==> flow/design.v <==
module control(input clk,
               input rst_n,
               input weight_select,
               output reg cs,
               output reg we,
               output reg [5:0] addr_fmaps,
               output reg [5:0] addr_weight,
               output reg worken,
               output reg outputen);
    reg [5:0] cnt;
    reg [4:0] base_addr_fmaps;
    reg [5:0] incre_addr_fmaps;
    reg [5:0] addr_weight_cnt;
    always @(posedge clk or negedge rst_n) begin
        if (!rst_n) begin
            addr_fmaps <= 0;
        end
        else begin
            addr_fmaps = base_addr_fmaps+incre_addr_fmaps;
        end
    end
    always @(posedge clk or negedge rst_n) begin
        if (!rst_n) begin
            addr_weight <= 0;
        end
        else begin
            addr_weight = weight_select?(addr_weight_cnt+6'd25):addr_weight_cnt;
        end
    end
    always @(posedge clk or negedge rst_n) begin
        if (!rst_n) begin
            base_addr_fmaps  <= 0;
            incre_addr_fmaps <= 0;
        end
        else begin
            case (incre_addr_fmaps)
                6'd4:incre_addr_fmaps  <= incre_addr_fmaps+6'd3;
                6'd11:incre_addr_fmaps <= incre_addr_fmaps+6'd3;
                6'd18:incre_addr_fmaps <= incre_addr_fmaps+6'd3;
                6'd25:incre_addr_fmaps <= incre_addr_fmaps+6'd3;
                6'd32:begin
                    incre_addr_fmaps <= 0;
                    case (base_addr_fmaps)
                        5'd0:base_addr_fmaps    <= 5'd1;
                        5'd1:base_addr_fmaps    <= 5'd2;
                        5'd2:base_addr_fmaps    <= 5'd7;
                        5'd7:base_addr_fmaps    <= 5'd8;
                        5'd8:base_addr_fmaps    <= 5'd9;
                        5'd9:base_addr_fmaps    <= 5'd14;
                        5'd14:base_addr_fmaps   <= 5'd15;
                        5'd15:base_addr_fmaps   <= 5'd16;
                        5'd16:base_addr_fmaps   <= 5'd0;
                        default:base_addr_fmaps <= 5'd0;
                    endcase
                end
                default:incre_addr_fmaps <= incre_addr_fmaps+6'd1;
            endcase
        end
    end
    always @(posedge clk or negedge rst_n) begin
        if (!rst_n) begin
            addr_weight_cnt <= 0;
        end
        else begin
            if (addr_weight_cnt == 6'd24) begin
                addr_weight_cnt <= 0;
            end
            else begin
                addr_weight_cnt <= addr_weight_cnt+6'd1;
            end
        end
    end
    always @(posedge clk or negedge rst_n) begin
        if (!rst_n) begin
            cnt <= 0;
        end
        else begin
            cnt <= addr_weight_cnt;
        end
    end
    always @(posedge clk or negedge rst_n) begin
        if (!rst_n) begin
            cs       <= 0;
            we       <= 0;
            worken   <= 0;
            outputen <= 0;
        end
        else begin
            cs     <= 1;
            worken <= 1;
            if (cnt == 6'd24)
                outputen <= 1;
            else
                outputen <= 0;
        end
    end
endmodule  
module conv(input clk,
            input rst_n,
            input worken,
            input outputen,
            input signed [7:0] data_fmaps,
            input signed [7:0] data_weight,
            output reg signed [20:0] acc);
    reg signed [20:0] acc_temp;
    always @(posedge clk or negedge rst_n) begin
        if (!rst_n) begin
            acc      <= 0;
            acc_temp <= 0;
        end
        else begin
            case ({worken,outputen})
                2'b10: acc_temp <= acc_temp + data_fmaps*data_weight;
                2'b11: begin
                    acc      <= acc_temp;
                    acc_temp <= data_fmaps*data_weight;
                end
                default: acc_temp <= acc_temp;
            endcase
        end
    end
endmodule  
module top(input clk,
           input rst_n,
           input weight_select,
           input [7:0] fmap_in,
           input [7:0] weight_in,
           output cs,
           output we,
           output [5:0] addr_fmaps,
           output [5:0] addr_weight,
           output outputen,
           output signed [20:0] acc);
    wire worken;
    control control(
    .clk(clk),
    .rst_n(rst_n),
    .weight_select(weight_select),
    .cs(cs),
    .we(we),
    .addr_fmaps(addr_fmaps),
    .addr_weight(addr_weight),
    .worken(worken),
    .outputen(outputen)
    );
    conv conv(
    .clk(clk),
    .rst_n(rst_n),
    .worken(worken),
    .outputen(outputen),
    .data_fmaps(fmap_in),
    .data_weight(weight_in),
    .acc(acc)
    );
endmodule  
-- Reports on top
Tool output for the design above, in the order of the flow.
Lines are those of the file above, counted from 1.
Operators carry their Yosys type and port widths (W data, S select, Z words).
Library cell names are shortened.
A cell with - has no value.
- top: top
- clock port: clk
- library: sky130hd
- timing corner: tt_025C_1v80

-- Word level
Source: Yosys, flattened and elaborated, memories not mapped. Widths are those after wreduce. Registers that Yosys merges into a memory's read port (data or address) are not register bits. Print and check cells do not count. Equal cells are merged and count once.
Memory sizes are those after Yosys's memory passes, which may raise the word count (mostly to a power of two), join words into wider ones and drop unused or constant bits.
- noted bits in registers: 74
- ROM bits: 160
- clocked read ports x word width at 5
- memories kept: 1
- bits of input ports at 19
- output and inout port bits: 36
- noted cells after elaboration: 34
- memory list (name ; depth ; bits a word ; rd ports ; wr ports ; line ; RTL):
    (no name shown) ; 32 ; 5 ; 1 ; 0 ; 43 ; case (base_addr_fmaps)
- noted add/subtract/negate cells: 6
- $mul at 1
- eq/ne operators: 9
- muxes and demuxes: 5
- reductions and logical operators: 3
- operator list (kind ; count):
    $mul A8 B8 Y16 ; 1
    $pmux W21 S2 ; 1
    $eq A6 B5 Y1 const B ; 4
    $add A21 B21 Y21 ; 1
    $add A6 B1 Y6 const B ; 2
    $pmux W6 S2 ; 1
    $mux W6 ; 2
    $add A5 B6 Y6 ; 1
    $add A6 B2 Y6 const B ; 1
    $eq A6 B3 Y1 const B ; 1
    $eq A6 B4 Y1 const B ; 1
    $add A6 B5 Y6 const B ; 1
    $eq A6 B6 Y1 const B ; 1
    $eq A2 B2 Y1 const B ; 2
    $reduce_or A4 Y1 ; 1
    $reduce_bool A2 Y1 ; 1
    $logic_not A1 Y1 ; 1
    $mux W1 ; 1

-- Logic depth
Depth = most cells in a row (Yosys ltp): at word level without a register or memory, in the mapped netlist without a sequential cell, where the memories' decode and read muxes count.
- word-level depth: 3
- noted ABC_AREA: 0
- depth in mapped cells: 26
- mapped depth without buffers at 26

-- Netlist
Yosys stat after the flow's synthesis: flattened, memories mapped to cells. It holds for the ABC_AREA given above (unset counts as 0); a run with the other value may have another netlist.
- cells by type (type ; count ; area in all (µm²)):
    dfrtp_1 ; 79 ; 1.98E+03
    fa_1 ; 58 ; 1.16E+03
    ha_1 ; 64 ; 800.768
    inv_1 ; 112 ; 420.403
    and2_1 ; 45 ; 281.52
    xnor2_1 ; 29 ; 253.994
    a21oi_1 ; 50 ; 250.24
    mux2_2 ; 22 ; 247.738
    nor2_1 ; 55 ; 206.448
    nand2_1 ; 46 ; 172.666
    a21o_1 ; 16 ; 120.115
    xor2_1 ; 11 ; 96.342
    o21ai_0 ; 18 ; 90.086
    nor2b_1 ; 11 ; 68.816
    mux2i_1 ; 6 ; 60.058
    a31oi_1 ; 9 ; 56.304
    nand3_1 ; 10 ; 50.048
    a211oi_1 ; 6 ; 45.043
Other cell types: 43; their cells: 92.
- noted mapped cells: 739
- cell area after synthesis: 0.0070305 mm²
- sequential area: 0.0019769 mm²
- flip-flop cells: 79
- buffer cells: 17
The figures by module come from a second, unflattened synthesis with its own total; it is not the netlist above.
- noted cells (unflattened synthesis): 738
- area (unflattened synthesis) at 0.0070493 mm²
Rows give one instance, submodules left out.
- modules (module ; instances ; cells ; area (mm²) ; sequential area (mm²)):
    conv ; 1 ; 581 ; 0.0053013 ; 0.001051
    control ; 1 ; 157 ; 0.0017479 ; 0.0009259
    top ; 1 ; 0 ; 0 ; 0

-- Timing after synthesis
Source: OpenSTA report_checks on the synthesized netlist (no wires, ideal clock, input and output delay 20% of the period each), path of least setup slack; recovery checks are left aside. Register names are those of the netlist, which keeps one name where synthesis merged equal registers.
- kind: input to register
- start point: input weight_in[3]
- end point: register conv.acc_temp[20]
- noted clock period: 8240 ps
- input delay at 1648 ps
- noted library setup time: 129 ps
- noted time at the first pin: 1648 ps
- arrival at 6681 ps
- required time: 8111 ps
- path slack: 1430 ps
- delay of the path at 5162 ps
- noted driving pins on the path: 20
- noted buffers on the path: 0
- synthesis period reached at 6810 ps
"delay of the path" is the arrival time less input delay plus setup time.
"driving pins on the path" counts driving pins, that of a launching flip-flop among them; a cell with two outputs on the path counts twice.
"synthesis period reached" is the clock period less the worst setup slack; recovery checks do not enter. This is arithmetic on one report: input and output delays are still those of the set period (20% each).
Between the ends stands the longest chain of elaborated cells between them, by number of cells; it is not shown to be the way that was timed. Of several equally long chains one is given.
Each line given opens the expression or statement behind the cell; cells for indexed reads and writes are added by Yosys, which also makes memories of some case tables.
A register here has more assigning lines than the two given.
- cell sequence: and2_1 fa_1 inv_1 fa_1 inv_1 fa_1 inv_1 fa_1 inv_1 ha_1 and3_1 a211oi_2 a21oi_1 xnor2_2 ha_1 o22ai_1 o221ai_2 a21o_1 a31oi_1 a211oi_2
- cells in the longest elaborated chain: 3
- elaborated cells between the ends (all ways) at 3
- classes of those cells: add/sub: 1; mul: 1; mux: 1
- RTL lines, path after synthesis (item ; line ; RTL):
    start, declared ; 127 ; input [7:0] weight_in,
    $mul A8 B8 Y16 ; 113 ; 2'b10: acc_temp <= acc_temp + data_fmaps*data_weight;
    $add A21 B21 Y21 ; 113 ;
    $pmux W21 S2 ; 112 ; case ({worken,outputen})
    end, assigned ; 113 ;
    end, assigned ; 116 ; acc_temp <= data_fmaps*data_weight;
    end, declared ; 105 ; reg signed [20:0] acc_temp;

-- Timing after layout
From the final timing report of job 1: the path of least setup slack in the routed layout; clock arrival at registers is part of the times.
The path's times are printed in steps of 10 ps; the period is the one set.
- kind: input to register
- start point: input weight_in[3]
- end point: register conv.acc_temp[20]
- noted clock period: 7160 ps
- input delay at 1430 ps
- noted library setup time: 120 ps
- noted time at the first pin: 1430 ps
- arrival at 6750 ps
- required time: 7410 ps
- path slack: 660 ps
- noted driving pins on the path: 27
- noted buffers on the path: 3
Between the ends stands the longest chain of elaborated cells between them, by number of cells; it is not shown to be the way that was timed. Of several equally long chains one is given.
A register here has more assigning lines than the two given.
- cell sequence: buf_4 and2_4 fa_1 inv_1 fa_1 inv_2 fa_1 inv_2 fa_1 inv_2 ha_4 o21a_1 a21oi_2 o21ai_2 a21oi_2 xnor2_2 ha_1 a21o_1 a21oi_2 o21ai_2 buf_6 nor4b_4 buf_4 o221ai_2 a21o_1 a31oi_2 a211oi_2
- cells in the longest elaborated chain: 3
- elaborated cells between the ends (all ways) at 3
- classes of those cells: add/sub: 1; mul: 1; mux: 1
- RTL lines, path post-layout (item ; line ; RTL):
    start, declared ; 127 ; input [7:0] weight_in,
    $mul A8 B8 Y16 ; 113 ; 2'b10: acc_temp <= acc_temp + data_fmaps*data_weight;
    $add A21 B21 Y21 ; 113 ;
    $pmux W21 S2 ; 112 ; case ({worken,outputen})
    end, assigned ; 113 ;
    end, assigned ; 116 ; acc_temp <= data_fmaps*data_weight;
    end, declared ; 105 ; reg signed [20:0] acc_temp;

Lab notebook: top

Measured results for top: 2 stored runs of the Yosys and OpenROAD flow on sky130hd. The settings differ; the order carries no meaning. The constraints put input and output delay at 20% of the set period each and load the outputs with 0.01 pF.
"clock period reached" is the run's clock period less its worst setup slack. It is reckoned from that one timing run; input and output delays stay at 20% of the period that was set.
"worst setup path time" is the time allowed to the run's worst setup path (the clock period less input and output delay, where it has them) less its slack. Clock arrival times count: a late capture clock shortens it, a late launch clock lengthens it.
"worst setup path time" is known to 10 ps.

Job 1

==> flow/run.sh <==
#!/bin/bash
# the make line also repeats the synthesis and layout settings of config.mk as NAME=value (left out here)
make -C /OpenROAD-flow-scripts/flow DESIGN_CONFIG=/design/flow/config.mk WORK_HOME=/design/flow/orfs CLKGATE_MAP_FILE= finish
==> flow/config.mk <==
export PLATFORM = sky130hd
export DESIGN_NAME = top
export DESIGN_NICKNAME = top
export VERILOG_FILES = /design/flow/design.v
export SDC_FILE = /design/flow/constraint.sdc
export NUM_CORES = 4
export LEC_CHECK = 0
export CAP_MARGIN = 20
export CELL_PAD_IN_SITES_DETAIL_PLACEMENT = 1
export CORE_ASPECT_RATIO = 1.23
export CORE_MARGIN = 2
export CORE_UTILIZATION = 16
export CTS_CLUSTER_DIAMETER = 318
export GPL_ROUTABILITY_DRIVEN = 0
export GPL_TIMING_DRIVEN = 1
export MAX_ROUTING_LAYER = met5
export PLACE_DENSITY = 0.45
export SETUP_SLACK_MARGIN = 0.46
export SLEW_MARGIN = 20
==> flow/constraint.sdc <==
create_clock -name core_clock -period 7.16 [get_ports {clk}]
set_input_delay 1.4320 -clock core_clock [delete_from_list [all_inputs] [get_ports {clk}]]
set_output_delay 1.4320 -clock core_clock [all_outputs]
set_load 0.01 [all_outputs]

Measured in job 1:
- setup TNS: 0 ps
- noted the overall die area: 0.045643 mm²
- worst hold slack in the final report: 401 ps
- clock period reached at 6,499 ps
- synthesis area at 0.0070305 mm²
- standard-cell area of the final layout: 0.0096055 mm²
- worst setup slack after layout: 661 ps
- worst setup path time: 5,070 ps
- critical path kind: input to register
- noted the post-route utilization: 22.0 %

Job 2

==> flow/run.sh <==
#!/bin/bash
# the make line also repeats the synthesis and layout settings of config.mk as NAME=value (left out here)
make -C /OpenROAD-flow-scripts/flow DESIGN_CONFIG=/design/flow/config.mk WORK_HOME=/design/flow/orfs CLKGATE_MAP_FILE= finish
==> flow/config.mk <==
export PLATFORM = sky130hd
export DESIGN_NAME = top
export DESIGN_NICKNAME = top
export VERILOG_FILES = /design/flow/design.v
export SDC_FILE = /design/flow/constraint.sdc
export NUM_CORES = 4
export LEC_CHECK = 0
export ABC_AREA = 1
export CAP_MARGIN = 20
export CORE_MARGIN = 6
export CORE_UTILIZATION = 24
export GPL_TIMING_DRIVEN = 0
export HOLD_SLACK_MARGIN = 0.14
export MAX_ROUTING_LAYER = met5
export MIN_ROUTING_LAYER = met1
export PLACE_DENSITY_LB_ADDON = 0.14
export SLEW_MARGIN = 20
==> flow/constraint.sdc <==
create_clock -name core_clock -period 12.3 [get_ports {clk}]
set_input_delay 2.4600 -clock core_clock [delete_from_list [all_inputs] [get_ports {clk}]]
set_output_delay 2.4600 -clock core_clock [all_outputs]
set_load 0.01 [all_outputs]

Measured in job 2:
- clock period reached at 8,205 ps
- synthesis area at 0.0075009 mm²
- worst hold slack in the final report: 392 ps
- setup TNS: 0 ps
- noted the post-route utilization: 28.5 %
- standard-cell area of the final layout: 0.0087296 mm²
- noted the overall die area: 0.0356398 mm²
- worst setup path time: 5,750 ps
- critical path kind: input to register
- worst setup slack after layout: 4,095 ps
